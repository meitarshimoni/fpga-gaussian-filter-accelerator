==> flow/design.v <==
`timescale 1ns / 1ps
module conv(
    input               i_clk,
    input       [71:0]  i_pixel_data,
    input               i_pixel_data_valid,
    input               i_pixel_data_last,     
    input               i_pixel_data_ready,    
    output reg  [7:0]   o_convolved_data,
    output reg          o_convolved_data_valid,
    output reg          o_convolved_data_last    
);
    integer i;  
    reg [7:0] kernel [8:0];
    reg [15:0] multData[8:0];
    reg        multDataValid;
    reg        multDataLast;
    reg [15:0] sumData;
    reg        sumDataValid;
    reg        sumDataLast;
    initial
    begin
        kernel[0] = 1; kernel[1] = 2; kernel[2] = 1;
        kernel[3] = 2; kernel[4] = 4; kernel[5] = 2;
        kernel[6] = 1; kernel[7] = 2; kernel[8] = 1;
    end
    wire advance_pipeline = i_pixel_data_ready;
    always @(posedge i_clk)
    begin
        if (advance_pipeline) begin
            for(i = 0; i < 9; i = i + 1) begin
                multData[i] <= kernel[i] * i_pixel_data[i*8 +: 8];
            end
            multDataValid <= i_pixel_data_valid;
            multDataLast  <= i_pixel_data_last;  
        end
    end
    always @(posedge i_clk)
    begin
        if (advance_pipeline) begin
            sumData <= multData[0] + multData[1] + multData[2] +
                       multData[3] + multData[4] + multData[5] +
                       multData[6] + multData[7] + multData[8];
            sumDataValid <= multDataValid;
            sumDataLast  <= multDataLast;  
        end
    end
    always @(posedge i_clk)
    begin
        if (advance_pipeline) begin
            o_convolved_data      <= sumData >> 4;  
            o_convolved_data_valid <= sumDataValid;
            o_convolved_data_last  <= sumDataLast;  
        end
    end
endmodule
======== Reports on conv ========
Tool output for the design above, in the order of the flow.
Lines are those of the file above, counted from 1.
Library cell names are shortened.
Not given: --
inputs
  design top .............................. conv
  clock ................................... i_clk
  cell library ............................ sky130hd
  corner .................................. tt_025C_1v80

======== After elaboration ========
Counts by Yosys on the flattened word-level netlist (proc, flatten, opt, wreduce). Print and check cells are left out. Cells with the same type and inputs are merged into one.
Yosys's memory passes give these memory sizes; they may raise the number of words (mostly to a power of two), join words into wider ones and drop unused or constant bits.
storage and ports
  bits of input ports ..................... 76
  register bits after elaboration ......... 134
  cells after elaboration ................. 35
  ROM bits ................................ 48
  memories kept ........................... 1
  output and inout port bits .............. 10
cells by class
  multiply operators ...................... 9
  add/sub/neg operators ................... 8
memories
  name    words  bits a word  read ports  write ports  line  RTL
  kernel  1      48           1           0            13    reg [7:0] kernel [8:0];
operators by type and width
  kind                        number
  multiplier 8 x 8 -> 12 bit  9
  adder 12 bit                8

======== Depth ========
Yosys ltp: most cells in a row. Word level: on the elaborated netlist, between registers, memories and ports. Mapped: between sequential cells and ports; inverters and the memories' decode and read muxes count.
logic depth
  depth after elaboration ................. 8
  ABC_AREA ................................ 0
  depth in mapped cells ................... 13
  mapped depth without buffers ............ 13

======== Netlist ========
The flow's flattened synthesis, as Yosys stat reports it; memories are mapped. The netlist is that of the ABC_AREA named above (0 if unset); the other value can give another one.
Totals and module areas in this step are rounded.
cell types
  cell       number  total area (sq um)
  edfxtp_1   94      2.82E+03
  fa_1       52      1.04E+03
  inv_1      100     375.36
  ha_1       13      162.656
  xnor2_1    5       43.792
  o211ai_2   2       25.024
  o211ai_1   3       22.522
  a21oi_1    4       20.019
  xor2_1     2       17.517
  nand3_1    3       15.014
  o2111ai_2  1       15.014
  nand4_2    1       12.512
  nand3_2    1       10.01
  nor3_1     2       10.01
  o2111ai_1  1       8.758
  o21ai_2    1       8.758
  a21boi_1   1       7.507
  o21bai_1   1       7.507
Not listed: further types 5, cells in them 5.
mapped netlist
  sequential area ......................... 2823 sq um
  buffers ................................. 0
  mapped flip-flops ....................... 94
  synthesis area .......................... 4652 sq um
  cell count .............................. 292

======== Worst setup path after synthesis ========
Source: OpenSTA report_checks on the synthesized netlist (no wires, ideal clock, input and output delay 20% of the period each), path of least setup slack; recovery checks are left aside. Register names are those of the netlist, which keeps one name where synthesis merged equal registers.
timing path after synthesis
  path kind ............................... reg2reg
  start point ............................. reg multData[0][4]
  end point ............................... reg sumData[10]
  clock period ............................ 3.93 ns
  path delay .............................. 3.736 ns
  required time ........................... 3.672 ns
  path buffers ............................ 0
  slack ................................... 0.194 ns
  stages .................................. 14
  launch time at the first pin ............ 0.000 ns
  data arrival time ....................... 3.478 ns
  library setup time ...................... 0.258 ns
  synthesis period reached ................ 3.736 ns
"path delay" = arrival - input delay + setup time.
"stages": output pins that drive a net of the path, with the launching flip-flop's if there is one; two outputs of one cell count as two.
"synthesis period reached" is the clock period less the worst setup slack; recovery checks do not enter. This is arithmetic on one report: input and output delays are still those of the set period (20% each).
The rows between start and end are the longest chain of elaborated cells between them; the timing report does not say that the signal goes this way. Where chains are equally long, one stands for them.
A line is the first line of the expression or statement that the cell stems from. Yosys adds cells for indexed reads and writes and turns some case tables into memories.
on the way, after synthesis
  cells stage by stage .................... edfxtp_1 -> inv_1 -> fa_1 -> inv_1 -> fa_1 -> fa_1 -> inv_1 -> fa_1 -> inv_1 -> ha_1 -> a21oi_1 -> o21ai_2 -> o211ai_2 -> xnor2_1
  cells in the longest elaborated chain ... 8
  elaborated cells between the ends (all ways) .. 8
  RTL lines with such cells ............... 1
  classes of those cells .................. add/sub (8)
RTL lines, path after synthesis
  what               line  RTL
  start: assignment  31    multData[i] <= kernel[i] * i_pixel_data[i*8 +: 8];
  adder 12 bit x8    40    sumData <= multData[0] + multData[1] + multData[2] +
  end: assignment    40

======== Path in the finished layout ========
From the final timing report of flow run A: the path of least setup slack in the routed layout; clock arrival at registers is part of the times.
timing path post-layout
  path kind ............................... reg2reg
  start point ............................. reg multData[8][4]
  end point ............................... reg sumData[10]
  launch time at the first pin ............ 0.33 ns
  path buffers ............................ 0
  clock period ............................ 3.9 ns
  required time ........................... 3.99 ns
  data arrival time ....................... 3.81 ns
  library setup time ...................... 0.24 ns
  slack ................................... 0.18 ns
  stages .................................. 12
The rows between start and end are the longest chain of elaborated cells between them; the timing report does not say that the signal goes this way. Where chains are equally long, one stands for them.
on the way, post-layout
  cells stage by stage .................... edfxtp_1 -> fa_1 -> fa_1 -> fa_1 -> inv_1 -> fa_1 -> inv_1 -> ha_4 -> nand3_4 -> o21ai_2 -> o211ai_2 -> xnor2_1
  cells in the longest elaborated chain ... 1
  elaborated cells between the ends (all ways) .. 1
  RTL lines with such cells ............... 1
  classes of those cells .................. add/sub (1)
RTL lines, path post-layout
  what               line  RTL
  start: assignment  31    multData[i] <= kernel[i] * i_pixel_data[i*8 +: 8];
  adder 12 bit       40    sumData <= multData[0] + multData[1] + multData[2] +
  end: assignment    40

2 stored runs of conv in the flow (synthesis by Yosys, layout by OpenROAD, sky130hd cells), in arbitrary order. Constraints: input delay and output delay 20% of the set period each, output load 0.01 pF.
"period reached" = clock period - worst setup slack. The figure is calculated, with input and output delays left at 20% of the set period.
"critical path time" means the part of the period allowed to the worst setup path (the constraints hold back 20% at inputs and 20% at outputs) less its slack; where the path has registers, the arrival times of their clocks count too.
"power consumption": no workload was simulated; the value follows from the tool's default switching activity.
Results are given in rounded form.

---- flow run A ----
settings
  period_ns = 3.9
  CORE_UTILIZATION = 39
  SETUP_SLACK_MARGIN = 0.0
  PLACE_DENSITY_LB_ADDON = 0.19
  TNS_END_PERCENT = 5
  ABC_AREA = 0
  CTS_CLUSTER_SIZE = 21
  CTS_CLUSTER_DIAMETER = 124
  MAX_ROUTING_LAYER = met4
  CAP_MARGIN = 20
  CORE_MARGIN = 2
  SLEW_MARGIN = 20
results
  standard-cell area after routing ........ 6136 sq um
  critical path time ...................... 3.72 ns
  type of the worst setup path ............ reg2reg
  post-route worst hold slack ............. 0.418 ns
  setup slack of the worst path ........... 0.176 ns
  power consumption ....................... 5528 uW
  period reached .......................... 3.724 ns
  area of the die ......................... 12820 sq um
  synthesized cell area ................... 4652 sq um
  final setup TNS ......................... 0.000 ns
  post-route utilization .................. 53.3%

---- flow run B ----
settings
  period_ns = 5.63
  CORE_UTILIZATION = 24
  PLACE_DENSITY_LB_ADDON = 0.06
  CORE_ASPECT_RATIO = 0.51
  CELL_PAD_IN_SITES_GLOBAL_PLACEMENT = 3
  GPL_ROUTABILITY_DRIVEN = 0
  SLEW_MARGIN = 20
  MAX_ROUTING_LAYER = met5
  CAP_MARGIN = 20
  CORE_MARGIN = 2
results
  standard-cell area after routing ........ 6100 sq um
  critical path time ...................... 3.95 ns
  type of the worst setup path ............ reg2reg
  post-route worst hold slack ............. 0.420 ns
  setup slack of the worst path ........... 1.676 ns
  power consumption ....................... 3280 uW
  period reached .......................... 3.954 ns
  area of the die ......................... 20580 sq um
  synthesized cell area ................... 4652 sq um
  final setup TNS ......................... 0.000 ns
  post-route utilization .................. 32.0%
